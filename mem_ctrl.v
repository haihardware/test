==> flow/design.v <==
`timescale 1ns / 1ps
module mem_ctrl
	#(
	parameter PORT_COUNT = 2,
	parameter DATA_WIDTH_BYTE = 4,
	parameter ADDR_WIDTH_BYTE = 4
	)
	(
	CLK, RST,
	send_flag, send_data, send_length,
	recv_flag, recv_data, recv_length,
	sendable, receivable,
	rw_flag_,		 
	addr_, 
	read_data_, write_data_, write_mask_,
	busy, done
    );
    localparam DATA_WIDTH = 	8 * DATA_WIDTH_BYTE;
    localparam ADDR_WIDTH = 	8 * ADDR_WIDTH_BYTE;
    localparam LENGTH_WIDTH = 	((DATA_WIDTH_BYTE <= 0)		? -1 : 
	(DATA_WIDTH_BYTE == 1)		? 0 : 
	(DATA_WIDTH_BYTE <= 2) 		? 1 : 
	(DATA_WIDTH_BYTE <= 4) 		? 2 : 
	(DATA_WIDTH_BYTE <= 8) 		? 3 : 
	(DATA_WIDTH_BYTE <= 16) 		? 4 : 
	(DATA_WIDTH_BYTE <= 32)		? 5 : 
	(DATA_WIDTH_BYTE <= 64)		? 6 : 
	(DATA_WIDTH_BYTE <= 128)		? 7 : 
	(DATA_WIDTH_BYTE <= 256)		? 8 : 
	(DATA_WIDTH_BYTE <= 512)		? 9 : 
	(DATA_WIDTH_BYTE <= 1024)		? 10 : 
	(DATA_WIDTH_BYTE <= 2048)		? 11 : 
	(DATA_WIDTH_BYTE <= 4096)		? 12 : 
	(DATA_WIDTH_BYTE <= 8192)		? 13 : 
	(DATA_WIDTH_BYTE <= 16384)	? 14 : 
	(DATA_WIDTH_BYTE <= 32768)	? 15 : 
	(DATA_WIDTH_BYTE <= 65536)	? 16 : 
	(DATA_WIDTH_BYTE <= 131072)	? 17 : 
	(DATA_WIDTH_BYTE <= 262144)	? 18 : 
	(DATA_WIDTH_BYTE <= 524288)	? 19 : 
	(DATA_WIDTH_BYTE <= 1048576)	? 20 : -1) + 1;
    localparam PORT_COUNT_BIT = ((PORT_COUNT <= 0)		? -1 : 
	(PORT_COUNT == 1)		? 0 : 
	(PORT_COUNT <= 2) 		? 1 : 
	(PORT_COUNT <= 4) 		? 2 : 
	(PORT_COUNT <= 8) 		? 3 : 
	(PORT_COUNT <= 16) 		? 4 : 
	(PORT_COUNT <= 32)		? 5 : 
	(PORT_COUNT <= 64)		? 6 : 
	(PORT_COUNT <= 128)		? 7 : 
	(PORT_COUNT <= 256)		? 8 : 
	(PORT_COUNT <= 512)		? 9 : 
	(PORT_COUNT <= 1024)		? 10 : 
	(PORT_COUNT <= 2048)		? 11 : 
	(PORT_COUNT <= 4096)		? 12 : 
	(PORT_COUNT <= 8192)		? 13 : 
	(PORT_COUNT <= 16384)	? 14 : 
	(PORT_COUNT <= 32768)	? 15 : 
	(PORT_COUNT <= 65536)	? 16 : 
	(PORT_COUNT <= 131072)	? 17 : 
	(PORT_COUNT <= 262144)	? 18 : 
	(PORT_COUNT <= 524288)	? 19 : 
	(PORT_COUNT <= 1048576)	? 20 : -1);
    localparam SEND_BYTE = 		DATA_WIDTH_BYTE + ADDR_WIDTH_BYTE + DATA_WIDTH_BYTE / 8 + 1;
	input CLK, RST;
	output reg send_flag;
	output reg [SEND_BYTE*8-1:0] send_data;
	output reg [4:0] send_length;
	output reg recv_flag;
	input [SEND_BYTE*8-1:0] recv_data;
	input [4:0] recv_length;
	input sendable, receivable;
	input [PORT_COUNT*2-1:0] 					rw_flag_;
	input [PORT_COUNT * ADDR_WIDTH-1:0] 		addr_;
	output [PORT_COUNT * DATA_WIDTH-1:0] 		read_data_;
	input [PORT_COUNT * DATA_WIDTH-1:0] 		write_data_;
	input [PORT_COUNT * DATA_WIDTH_BYTE-1:0]	write_mask_;
	output reg [PORT_COUNT-1:0]					busy;
	output reg [PORT_COUNT-1:0] 				done;
	wire [1:0] 					rw_flag[PORT_COUNT-1:0];
	wire [ADDR_WIDTH-1:0] 		addr[PORT_COUNT-1:0];
	reg [DATA_WIDTH-1:0] 		read_data[PORT_COUNT-1:0];
	wire [DATA_WIDTH-1:0] 		write_data[PORT_COUNT-1:0];
	wire [DATA_WIDTH_BYTE-1:0]	write_mask[PORT_COUNT-1:0];
	genvar j;
	generate
		for(j=0; j<PORT_COUNT; j=j+1) begin: ainst
			assign rw_flag[j] 		= rw_flag_[(j+1)*2-1:j*2];
			assign addr[j] 			= addr_[(j+1)*ADDR_WIDTH-1:j*ADDR_WIDTH];
			assign read_data_[(j+1)*DATA_WIDTH-1:j*DATA_WIDTH] = read_data[j];
			assign write_data[j] 	= write_data_[(j+1)*DATA_WIDTH-1:j*DATA_WIDTH];
			assign write_mask[j]	= write_mask_[(j+1)*DATA_WIDTH_BYTE-1:j*DATA_WIDTH_BYTE];
		end
	endgenerate
	localparam NO_PORT = (1 << (PORT_COUNT_BIT + 1)) - 1;
	wire [PORT_COUNT_BIT:0] wait_port;
	reg [PORT_COUNT_BIT:0] serv_port;
	reg [1:0] 					pending_flag[PORT_COUNT-1:0];
	reg [ADDR_WIDTH-1:0] 		pending_addr[PORT_COUNT-1:0];
	reg [DATA_WIDTH-1:0]		pending_write_data[PORT_COUNT-1:0];
	reg [DATA_WIDTH_BYTE-1:0]	pending_write_mask[PORT_COUNT-1:0];
	localparam STATE_IDLE = 0;
	localparam STATE_WAIT_FOR_RECV = 1;
	reg state;
	wire [PORT_COUNT_BIT:0] wait_port_tmp[PORT_COUNT-1:0];
	assign wait_port = wait_port_tmp[PORT_COUNT-1];
	generate
		assign wait_port_tmp[0] = (rw_flag[0] == 0 && pending_flag[0] == 0) ? NO_PORT : 0;
		for(j=1; j<PORT_COUNT; j=j+1) begin: binst
			assign wait_port_tmp[j] = (wait_port_tmp[j-1] != NO_PORT || (rw_flag[j] == 0 && pending_flag[j] == 0)) ? wait_port_tmp[j-1] : j;
		end
	endgenerate
	task set_pending;
		input [PORT_COUNT_BIT:0] port_id;
		begin
			if(rw_flag[port_id] != 0 && busy[port_id] == 0) begin
				pending_flag[port_id] <= rw_flag[port_id];
				pending_addr[port_id] <= addr[port_id];
				pending_write_data[port_id] <= write_data[port_id];
				pending_write_mask[port_id] <= write_mask[port_id];
				busy[port_id] <= 1;
			end
		end
	endtask
	task send_request;
		input [1:0] 				in_flag;
		input [ADDR_WIDTH-1:0] 		in_addr;
		input [DATA_WIDTH-1:0] 		in_write_data;
		input [DATA_WIDTH_BYTE-1:0]	in_write_mask;
		begin
			if(in_flag == 1) begin
				send_data <= {1'b0, in_addr};
				send_length <= ADDR_WIDTH_BYTE + 1;
				send_flag <= 1;
			end else if(in_flag == 2) begin
				send_data <= {1'b1, in_write_mask, in_addr, in_write_data};
				send_length <= SEND_BYTE;
				send_flag <= 1;
			end
		end
	endtask
	integer i;
	always @(posedge CLK or posedge RST) begin
		send_flag <= 0;
		recv_flag <= 0;
		done <= 0;
		if(RST) begin
			state <= STATE_IDLE;
			send_data <= 0;
			send_length <= 0;
			serv_port <= NO_PORT;
			busy <= 0;
			for(i=0; i<PORT_COUNT; i=i+1) begin
				read_data[i] <= 0;
				pending_flag[i] <= 0;
				pending_addr[i] <= 0;
				pending_write_data[i] <= 0;
				pending_write_mask[i] <= 0;
			end
		end else begin
			if(state != STATE_IDLE) begin
				for(i=0; i<PORT_COUNT; i=i+1)
					set_pending(i);
			end
			case(state)
			STATE_IDLE: begin
				for(i=0; i<PORT_COUNT; i=i+1)
					if(i != wait_port)
						set_pending(i);
				if(wait_port != NO_PORT) begin
					if(sendable) begin
						if(pending_flag[wait_port] != 0) begin
							send_request(pending_flag[wait_port], pending_addr[wait_port], pending_write_data[wait_port], pending_write_mask[wait_port]);
							if(pending_flag[wait_port] == 2) begin
								pending_flag[wait_port] <= 0;
								busy[wait_port] <= 0;
								done[wait_port] <= 1;
							end else begin
								serv_port <= wait_port;
								busy[wait_port] <= 1;
								state <= STATE_WAIT_FOR_RECV;
							end
						end else begin
							send_request(rw_flag[wait_port], addr[wait_port], write_data[wait_port], write_mask[wait_port]);
							if(rw_flag[wait_port] == 2) begin
								busy[wait_port] <= 0;
								done[wait_port] <= 1;
							end else begin
								serv_port <= wait_port;
								busy[wait_port] <= 1;
								state <= STATE_WAIT_FOR_RECV;
							end
						end
					end else begin
						if(rw_flag[wait_port] != 0)
							set_pending(wait_port);
					end
				end
			end
			STATE_WAIT_FOR_RECV: begin
				if(receivable) begin
					recv_flag <= 1;
					read_data[serv_port] <= recv_data[DATA_WIDTH-1:0];
					done[serv_port] <= 1;
					busy[serv_port] <= 0;
					pending_flag[serv_port] <= 0;
					serv_port <= NO_PORT;
					state <= STATE_IDLE;
				end
			end
			endcase
		end
	end
endmodule
## Reports on mem_ctrl

What the tools print for mem_ctrl, step after step.
Line numbers count from 1 in the design file above.
Cell names lack the library's common part.
The mark n/a stands for no value.

- Design top: mem_ctrl
- Clock input: CLK
- Standard-cell library: sky130hd
- Corner: tt_025C_1v80

## Elaborated design

Counts by Yosys on the flattened word-level netlist (proc, flatten, opt, wreduce). Print and check cells are left out. Cells with the same type and inputs are merged into one.

- Bits of input ports: 221
- Register bits after elaboration: 290

- Reduce/logical cells: 21
- Multiplexer cells: 178
- $add $sub $neg: 2
- Shift operators: 5
- Bitwise logic cells: 13
- Equality and inequality tests: 13

Operators by type and width:

| kind | number |
|---|---|
| 32-bit 2-to-1 mux | 40 |
| 72-bit 2-to-1 mux | 5 |
| 32-bit parallel mux with 2-bit select | 4 |
| 2-bit 2-to-1 mux | 68 |
| 4-bit 2-to-1 mux | 20 |
| 2-bit parallel mux with 2-bit select | 7 |
| 1-bit 2-to-1 mux | 26 |
| 5-bit 2-to-1 mux | 5 |
| 4-bit parallel mux with 2-bit select | 2 |
| 1-bit by 3-bit variable shift with 2-bit output with constant A | 4 |
| 2-bit nonzero test | 6 |
| 2-bit != test with constant B | 5 |
| 5-bit AND reduction | 2 |
| 2-bit zero test | 4 |
| 1-bit NOT | 6 |
| 2-bit bitwise OR | 3 |
| 2-bit negation with 3-bit output | 2 |
| 3-bit != test with constant B | 2 |
| 3-bit AND reduction | 2 |
| 1-bit logical AND | 5 |
| 2-bit by 1-bit == test with 1-bit output with constant B | 2 |
| 2-bit == test with constant B | 2 |
| 2-bit bitwise AND | 2 |
| 2-bit NOT | 2 |
| 3-bit by 1-bit != test with 1-bit output with constant B | 1 |
| 3-bit nonzero test | 1 |
| 1-bit by 2-bit != test with 1-bit output with constant A | 1 |
| 2-bit by 2-bit indexed select with 1-bit output | 1 |

Other operator kinds: 2; their cells: 2.

## Longest topological paths

Yosys ltp: most cells in a row. Word level: on the elaborated netlist, between registers, memories and ports. Mapped: between sequential cells and ports; inverters and the memories' decode and read muxes count.

- Depth in word-level cells: 23
- ABC_AREA: 0
- Mapped depth: 14
- Gate-level depth less buffers: 8

## Mapped cells and area

Yosys stat after the flow's synthesis: flattened, memories mapped to cells. It holds for the ABC_AREA given above (unset counts as 0); a run with the other value may have another netlist.

- Mapped area: 13530.5 µm²
- Cell count: 1002
- Buffer cells: 87
- Flip-flops: 284

Cells by type:

| type | number | total area (µm²) |
|---|---|---|
| dfrtp_1 | 282 | 7.06E+03 |
| mux2_2 | 181 | 2.04E+03 |
| mux2i_1 | 127 | 1.27E+03 |
| mux4_2 | 24 | 540.518 |
| o221ai_1 | 56 | 490.47 |
| o21a_1 | 38 | 285.274 |
| mux2_1 | 20 | 225.216 |
| o22a_1 | 20 | 175.168 |
| o22ai_1 | 25 | 156.4 |
| clkbuf_1 | 39 | 146.39 |
| buf_2 | 22 | 110.106 |
| nand2_1 | 24 | 90.086 |
| o21ai_0 | 18 | 90.086 |
| ha_1 | 7 | 87.584 |
| buf_4 | 11 | 82.579 |
| buf_1 | 15 | 56.304 |
| dfstp_2 | 2 | 52.55 |
| nand2b_1 | 8 | 50.048 |

Not listed: further types 33, cells in them 83.

## Path before layout

Path of least setup slack by OpenSTA after synthesis, without wires, with an ideal clock, recovery checks aside; 20% of the period is set as input and as output delay. Where synthesis merged equal registers, the netlist keeps one of their names.

- Path type: input -> register
- Start: in rw_flag_[0]
- End: reg pending_addr[0][11]
- Clock period: 4.49 ns
- Arrival: 3.854 ns
- Delay of the path: 3.081 ns
- Setup time: 0.125 ns
- Setup slack: 0.512 ns
- Stages: 11
- Synthesis period reached: 3.978 ns

"delay of the path" is the arrival time less input delay plus setup time.
"stages": output pins that drive a net of the path, with the launching flip-flop's if there is one; two outputs of one cell count as two.
"synthesis period reached" = period - worst setup slack (recovery checks aside). The figure is calculated, with input and output delays left at 20% of the set period.
The rows between start and end are the longest chain of elaborated cells between them; the timing report does not say that the signal goes this way. Where chains are equally long, one stands for them.
A line is the first line of the expression or statement that the cell stems from. Yosys adds cells for indexed reads and writes and turns some case tables into memories.

- Cells stage by stage: nor4_1 buf_2 buf_2 clkbuf_1 a21oi_1 ha_1 or4_1 a21oi_2 buf_2 buf_4 mux2_2
- Cells in the longest elaborated chain: 23

RTL lines, path post-synthesis:

| what | RTL line | source |
|---|---|---|
| start, declared | 73 | `input [PORT_COUNT*2-1:0] rw_flag_;` |
| 2-bit zero test | 108 | `assign wait_port_tmp[0] = (rw_flag[0] == 0 && pending_flag[0] == 0) ? NO_PORT : 0;` |
| 1-bit logical AND | 108 |  |
| 2-bit 2-to-1 mux | 108 |  |
| 2-bit != test | 110 | `assign wait_port_tmp[j] = (wait_port_tmp[j-1] != NO_PORT \|\| (rw_flag[j] == 0 && pending_flag[j] == 0)) ? wait_ ...` |
| 1-bit logical OR | 110 |  |
| 2-bit 2-to-1 mux | 110 |  |
| 1-bit NOT | 195 | `if(rw_flag[wait_port] != 0)` |
| (+9 left out) | n/a |  |
| 2-bit nonzero test | 116 | `if(rw_flag[port_id] != 0 && busy[port_id] == 0) begin` |
| 1-bit logical AND | 116 |  |
| 32-bit 2-to-1 mux | 116 |  |
| 32-bit 2-to-1 mux | 195 |  |
| 32-bit 2-to-1 mux | 171 | `if(sendable) begin` |
| 32-bit 2-to-1 mux | 170 | `if(wait_port != NO_PORT) begin` |
| 32-bit 2-to-1 mux | 165 | `case(state)` |
| end, assigned | 156 | `pending_addr[i] <= 0;` |
| end, declared | 99 | `reg [ADDR_WIDTH-1:0] pending_addr[PORT_COUNT-1:0];` |

## Timing after layout

Path of least setup slack in the final report of flow run 1 (OpenROAD, finished layout, wires in). Where an end is a register, its clock arrival counts in the times.

- Path type: input -> register
- Start: in rw_flag_[0]
- End: reg send_data[23]
- Clock period: 6.56 ns
- Setup slack: 1.37 ns
- Arrival: 5.63 ns
- Stages: 10
- Setup time: 0.11 ns

The rows between start and end are the longest chain of elaborated cells between them; the timing report does not say that the signal goes this way. Where chains are equally long, one stands for them.

- Cells stage by stage: clkdlybuf4s50_1 nor4_2 a21oi_1 inv_1 ha_1 or3b_2 o211a_4 buf_4 o221ai_1 o22a_1
- Cells in the longest elaborated chain: 20

RTL lines, path after layout:

| what | RTL line | source |
|---|---|---|
| start, declared | 73 | `input [PORT_COUNT*2-1:0] rw_flag_;` |
| 2-bit zero test | 108 | `assign wait_port_tmp[0] = (rw_flag[0] == 0 && pending_flag[0] == 0) ? NO_PORT : 0;` |
| 1-bit logical AND | 108 |  |
| 2-bit 2-to-1 mux | 108 |  |
| 2-bit != test | 110 | `assign wait_port_tmp[j] = (wait_port_tmp[j-1] != NO_PORT \|\| (rw_flag[j] == 0 && pending_flag[j] == 0)) ? wait_ ...` |
| 1-bit logical OR | 110 |  |
| 2-bit 2-to-1 mux | 110 |  |
| 1-bit NOT | 172 | `if(pending_flag[wait_port] != 0) begin` |
| (+6 left out) | n/a |  |
| 2-bit 2-to-1 mux | 171 | `if(sendable) begin` |
| 2-bit 2-to-1 mux | 170 | `if(wait_port != NO_PORT) begin` |
| 2-bit 2-to-1 mux | 165 | `case(state)` |
| 2-bit == test | 135 | `end else if(in_flag == 2) begin` |
| 72-bit 2-to-1 mux | 135 |  |
| 72-bit 2-to-1 mux | 131 | `if(in_flag == 1) begin` |
| 72-bit 2-to-1 mux | 172 |  |
| end, assigned | 149 | `send_data <= 0;` |
| end, declared | 67 | `output reg [SEND_BYTE*8-1:0] send_data;` |

==> runs of mem_ctrl <==
2 stored runs of mem_ctrl in the flow (synthesis by Yosys, layout by OpenROAD, sky130hd cells), in arbitrary order. Constraints: input delay and output delay 20% of the set period each, output load 0.01 pF.
"achieved period" means the clock period less the worst setup slack. The figure is calculated, with input and output delays left at 20% of the set period.
By "time on the worst setup path" is meant the share of the clock period that the worst setup path is allowed (20% is reserved at inputs, 20% at outputs), minus its slack. Clock arrival times at its registers enter into it.
By "total power after layout" is meant OpenSTA's value without simulated activity: inputs other than the clock are taken to toggle once in ten clock periods, and the tool carries that through the logic.
Settings: -- = not set for that run.

| name | flow run 1 | flow run 2 |
|---|---|---|
| period_ns | 6.56 | 4.25 |
| CORE_UTILIZATION | 51 | 56 |
| SETUP_SLACK_MARGIN | 0.42 | 0.34 |
| PLACE_DENSITY | 0.86 | -- |
| CORE_ASPECT_RATIO | 1.78 | -- |
| CELL_PAD_IN_SITES_DETAIL_PLACEMENT | 1 | -- |
| TNS_END_PERCENT | 50 | -- |
| CTS_CLUSTER_DIAMETER | 210 | -- |
| CAP_MARGIN | 20 | 20 |
| CORE_MARGIN | 2 | 2 |
| SLEW_MARGIN | 20 | 20 |
| PLACE_DENSITY_LB_ADDON | -- | 0.18 |
| GPL_TIMING_DRIVEN | -- | 1 |
| achieved period (ns) | 5.188 | 3.403 |
| std-cell area (final layout) (µm²) | 17894.7 | 18231.2 |
| Yosys chip area after synthesis (µm²) | 13530.5 | 13530.5 |
| post-route setup TNS (ns) | 0.000 | 0.000 |
| worst setup slack after layout (ns) | 1.372 | 0.847 |
| total power after layout (mW) | 9.123 | 13.565 |
| worst hold slack in the final report (ns) | 0.471 | 0.469 |
| utilization after routing (%) | 68.6 | 77.2 |
| time on the worst setup path (ns) | 3.88 | 2.55 |
| worst setup path type | input -> register | input -> register |
| overall die area (µm²) | 27903.9 | 25421.1 |
